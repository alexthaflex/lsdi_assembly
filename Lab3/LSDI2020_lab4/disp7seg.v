==> flow/design.v <==
module disp7seg(clockscan, areset, clkenable,
                 d7, d6, d5, d4, d3, d2, d1, d0,
                 dp7, dp6, dp5, dp4, dp3, dp2, dp1, dp0,
                 dp, seg_a, seg_b, seg_c, seg_d, seg_e, seg_f, seg_g,
                 en_d7, en_d6, en_d5, en_d4, en_d3, en_d2, en_d1, en_d0 );
input       clockscan, areset;
input       clkenable;
input [3:0] d7, d6, d5, d4, d3, d2, d1, d0;
input       dp7, dp6, dp5, dp4, dp3, dp2, dp1, dp0;
output      dp, seg_a, seg_b, seg_c, seg_d, seg_e, seg_f, seg_g;
output      en_d7, en_d6, en_d5, en_d4, en_d3, en_d2, en_d1, en_d0;
reg         dp;
reg    [3:0] out_display;
reg    [7:0] en_disp;
reg    [6:0] segments;
assign en_d7 = en_disp[7];
assign en_d6 = en_disp[6];
assign en_d5 = en_disp[5];
assign en_d4 = en_disp[4];
assign en_d3 = en_disp[3];
assign en_d2 = en_disp[2];
assign en_d1 = en_disp[1];
assign en_d0 = en_disp[0];
assign seg_a = ~segments[6];
assign seg_b = ~segments[5];
assign seg_c = ~segments[4];
assign seg_d = ~segments[3];
assign seg_e = ~segments[2];
assign seg_f = ~segments[1];
assign seg_g = ~segments[0];
always @( out_display )
begin
  case ( out_display )
    4'b0000: begin
               segments = 7'b1111110;
             end
    4'b0001: begin
               segments = 7'b0110000;
             end
    4'b0010: begin
               segments = 7'b1101101;
             end
    4'b0011: begin
               segments = 7'b1111001;
             end
    4'b0100: begin
               segments = 7'b0110011;
             end
    4'b0101: begin
               segments = 7'b1011011;
             end
    4'b0110: begin
               segments = 7'b1011111;
             end
    4'b0111: begin
               segments = 7'b1110000;
             end
    4'b1000: begin
               segments = 7'b1111111;
             end
    4'b1001: begin
               segments = 7'b1111011;
             end             
    4'b1010: begin
               segments = 7'b1110111;
             end
    4'b1011: begin
               segments = 7'b0011111;
             end
    4'b1100: begin
               segments = 7'b0001101;
             end
    4'b1101: begin
               segments = 7'b0111101;
             end
    4'b1110: begin
               segments = 7'b1001111;
             end
    4'b1111: begin
               segments = 7'b1000111;
             end
  endcase
end
always @( en_disp or d0 or d1 or d2 or d3 or d4 or d5 or d6 or d7 or dp0 or dp1 or dp2 or dp3 or dp4 or dp5 or dp6 or dp7)
begin
  casex ( en_disp )
    8'b01111111: begin
               out_display = d7;
               dp = ~dp7;
             end
    8'b10111111: begin
               out_display = d6;
               dp = ~dp6;
             end
    8'b11011111: begin
               out_display = d5;
               dp = ~dp5;
             end
    8'b11101111: begin
               out_display = d4;
               dp = ~dp4;
             end
    8'b11110111: begin
               out_display = d3;
               dp = ~dp3;
             end
    8'b11111011: begin
               out_display = d2;
               dp = ~dp2;
             end
    8'b11111101: begin
               out_display = d1;
               dp = ~dp1;
             end
    8'b11111110: begin
               out_display = d0;
               dp = ~dp0;
             end
    default: begin
               out_display = 8'b00000000;
               dp = 1'b1;
             end
  endcase
end
always @(posedge clockscan or posedge areset)
begin
  if ( areset )
  begin
    en_disp <= 8'b11111111;     
  end
  else
  if ( clkenable )
  begin
    case ( en_disp )
      8'b01111111: en_disp <= 8'b10111111;
      8'b10111111: en_disp <= 8'b11011111;
      8'b11011111: en_disp <= 8'b11101111;
      8'b11101111: en_disp <= 8'b11110111;
      8'b11110111: en_disp <= 8'b11111011;
      8'b11111011: en_disp <= 8'b11111101;
      8'b11111101: en_disp <= 8'b11111110;
      8'b11111110: en_disp <= 8'b01111111;
      default: en_disp <= 8'b01111111;   
    endcase
  end
end
endmodule
# Tool chain data of disp7seg
# What the tools print for disp7seg, step after step.
# Line numbers count from 1 in the design file above.
# Cell names lack the library's common part.
# Not given: n/a
# inputs
design	disp7seg
clock_port	clockscan
library	sky130hd
lib_corner	tt_025C_1v80

# Word-level counts
# Yosys after proc, flatten, opt, wreduce and memory -nomap, before mapping. Enables and synchronous resets that opt folds into registers are not counted as muxes. Memory bits, and registers merged into a memory's read port (data or address), are not among the register bits. Print and check cells are not counted. Equal cells are merged and count once.
# Memory sizes are those after Yosys's memory passes, which may raise the word count (mostly to a power of two), join words into wider ones and drop unused or constant bits.
# bits
ff_bits	8
rom_bits	112
n_memories	1
inputBits	43
output_inout_bits	16
wordCells	28
# classes
eq_ne	8
mux	3
bitwise	15
# memory_table
memory	size	word_bits	rd	wr	line_no	text
(no name shown)	16	7	1	0	33	case ( out_display )
# ops
cell	count
8-bit == test (second input constant)	7
8-bit parallel mux with 7-bit select	1
4-bit parallel mux with 8-bit select	1
1-bit inverter	15
8-bit by 7-bit == test with 1-bit output (second input constant)	1
1-bit parallel mux with 8-bit select	1

# Depth
# Depth = most cells in a row (Yosys ltp): at word level without a register or memory, in the mapped netlist without a sequential cell, where the memories' decode and read muxes count.
# logic_depth
word_depth	2
ABC_AREA	0
mapped_depth	9
ltp_nobuf	8

# Netlist
# Source: synth_stat.txt of the flow (Yosys; design flattened, memories mapped). It holds for the ABC_AREA given above (unset counts as 0); a run with the other value may have another netlist.
# Totals and module areas in this step are rounded.
# types
type	count	type_area_um2
dfstp_2	8	210.202
ha_1	6	75.072
nand3_1	14	70.067
inv_1	12	45.043
nor2_1	12	45.043
a22o_1	5	43.792
nor2b_1	7	43.792
nand2_1	11	41.29
a22o_2	4	40.038
a22oi_1	5	37.536
a21oi_1	7	35.034
mux2i_1	3	30.029
nor3_1	6	30.029
a211oi_2	2	25.024
nand4_1	4	25.024
buf_6	2	22.522
nor4_4	1	21.27
a221o_1	2	20.019
# Not listed: further types 20, cells in them 35.
# synth_totals
cell_count	146
yosys_area_um2	1120
seqArea_um2	210.2
flip_flops	8

# Path before layout
# Source: OpenSTA report_checks on the synthesized netlist (no wires, ideal clock, input and output delay 20% of the period each), path of least setup slack; recovery checks are left aside. Register names are those of the netlist, which keeps one name where synthesis merged equal registers.
# synth_timing
kind	flip-flop to output port
from	register en_disp[2]
to	output port seg_b
tclk_ps	3460
out_delay_ps	692
arrival_ps	2618
slack_ps	150
path_delay_ps	2618
stages	10
period_less_setup_slack_ps	3310
# "path_delay_ps" = arrival - input delay + setup time.
# At an output port there is no setup time.
# "stages" counts driving pins, that of a launching flip-flop among them; a cell with two outputs on the path counts twice.
# "period_less_setup_slack_ps" = period - worst setup slack (recovery checks aside). The figure is calculated, with input and output delays left at 20% of the set period.
# Between the ends stands the longest chain of elaborated cells between them, by number of cells; it is not shown to be the way that was timed. Of several equally long chains one is given.
# A line is the first line of the expression or statement that the cell stems from. Yosys adds cells for indexed reads and writes and turns some case tables into memories.
# A memory read counts as a cell of the chain, while the word-level depth stops at memories.
# A register here has more assigning lines than the two given.
# synth_via
cell_sequence	dfstp_2 -> buf_2 -> nor2b_1 -> a22o_1 -> a22o_1 -> a221oi_2 -> inv_1 -> ha_1 -> mux2_4 -> o22ai_2
elab_chain_len	4
cells_between	11
cone_classes	eq/ne: 8; mux: 1; logic: 1; memory: 1
# synth_rtl
element	line_no	text
start, declared	14	reg    [7:0] en_disp;
start, assigned	129	en_disp <= 8'b11111111;
start, assigned	135	8'b01111111: en_disp <= 8'b10111111;
8-bit == test	86	casex ( en_disp )
4-bit parallel mux with 8-bit select	86
memory 16 x 7 bit	33	case ( out_display )
1-bit inverter	25	assign seg_b = ~segments[5];
end, declared	10	output      dp, seg_a, seg_b, seg_c, seg_d, seg_e, seg_f, seg_g;

# Path in the finished layout
# Path of least setup slack in the final report of flow run 1 (OpenROAD, finished layout, wires in). Where an end is a register, its clock arrival counts in the times.
# The report prints the path's times to 10 ps; the period is as set.
# layout_timing
kind	input port to output port
from	input port d0[0]
to	output port seg_b
tclk_ps	5010
input_delay_ps	1000
out_delay_ps	1000
arrival_ps	3490
slack_ps	520
stages	9
# Between the ends stands the longest chain of elaborated cells between them, by number of cells; it is not shown to be the way that was timed. Of several equally long chains one is given.
# A memory read counts as a cell of the chain, while the word-level depth stops at memories.
# layout_via
cell_sequence	clkdlybuf4s50_1 -> a22o_1 -> a22oi_1 -> nand3_1 -> inv_1 -> ha_1 -> mux2_4 -> o22ai_2 -> clkdlybuf4s50_1
elab_chain_len	3
cells_between	3
lines_between	3
cone_classes	mux: 1; logic: 1; memory: 1
# layout_rtl
element	line_no	text
start, declared	8	input [3:0] d7, d6, d5, d4, d3, d2, d1, d0;
4-bit parallel mux with 8-bit select	86	casex ( en_disp )
memory 16 x 7 bit	33	case ( out_display )
1-bit inverter	25	assign seg_b = ~segments[5];
end, declared	10	output      dp, seg_a, seg_b, seg_c, seg_d, seg_e, seg_f, seg_g;

# Module disp7seg, platform sky130hd: 2 stored runs of the flow (Yosys, OpenROAD) with differing settings, in no particular order. Input and output delays are each 20% of the period that was set; the output load is 0.01 pF.
# "period_less_ws_ps": clock period set for the run, less the worst setup slack. It is reckoned from that one timing run; input and output delays stay at 20% of the period that was set.
# "worst_setup_path_time_ps" = time allowed to the worst setup path (clock period - input delay - output delay, where it has them) - its slack; a late launch clock adds to it, a late capture clock takes from it.
# "worst_setup_path_time_ps" is known to 10 ps.
# The measured numbers are rounded.
# Settings: . = not set for that run.
stored run	period_ns	CAP_MARGIN	CORE_MARGIN	CORE_UTILIZATION	SLEW_MARGIN	SETUP_SLACK_MARGIN	PLACE_DENSITY_LB_ADDON	CELL_PAD_IN_SITES_GLOBAL_PLACEMENT	TNS_END_PERCENT	ABC_AREA	timing.setup.ws_ps	worst_setup_path_time_ps	worst_path_kind	yosys_chip_area_um2	period_less_ws_ps	layout_stdcell_area_um2	final_die_area_um2	post_route_util_frac	holdWs_ps
flow run 1	5.01	20	2	40	20	.	.	.	.	.	523	2480	input port to output port	1120	4487	1735	3239	0.64	536
flow run 2	3.83	20	8	34	20	0.18	0.02	2	80	0	177	2120	input port to output port	1120	3653	1894	5386	0.581	544
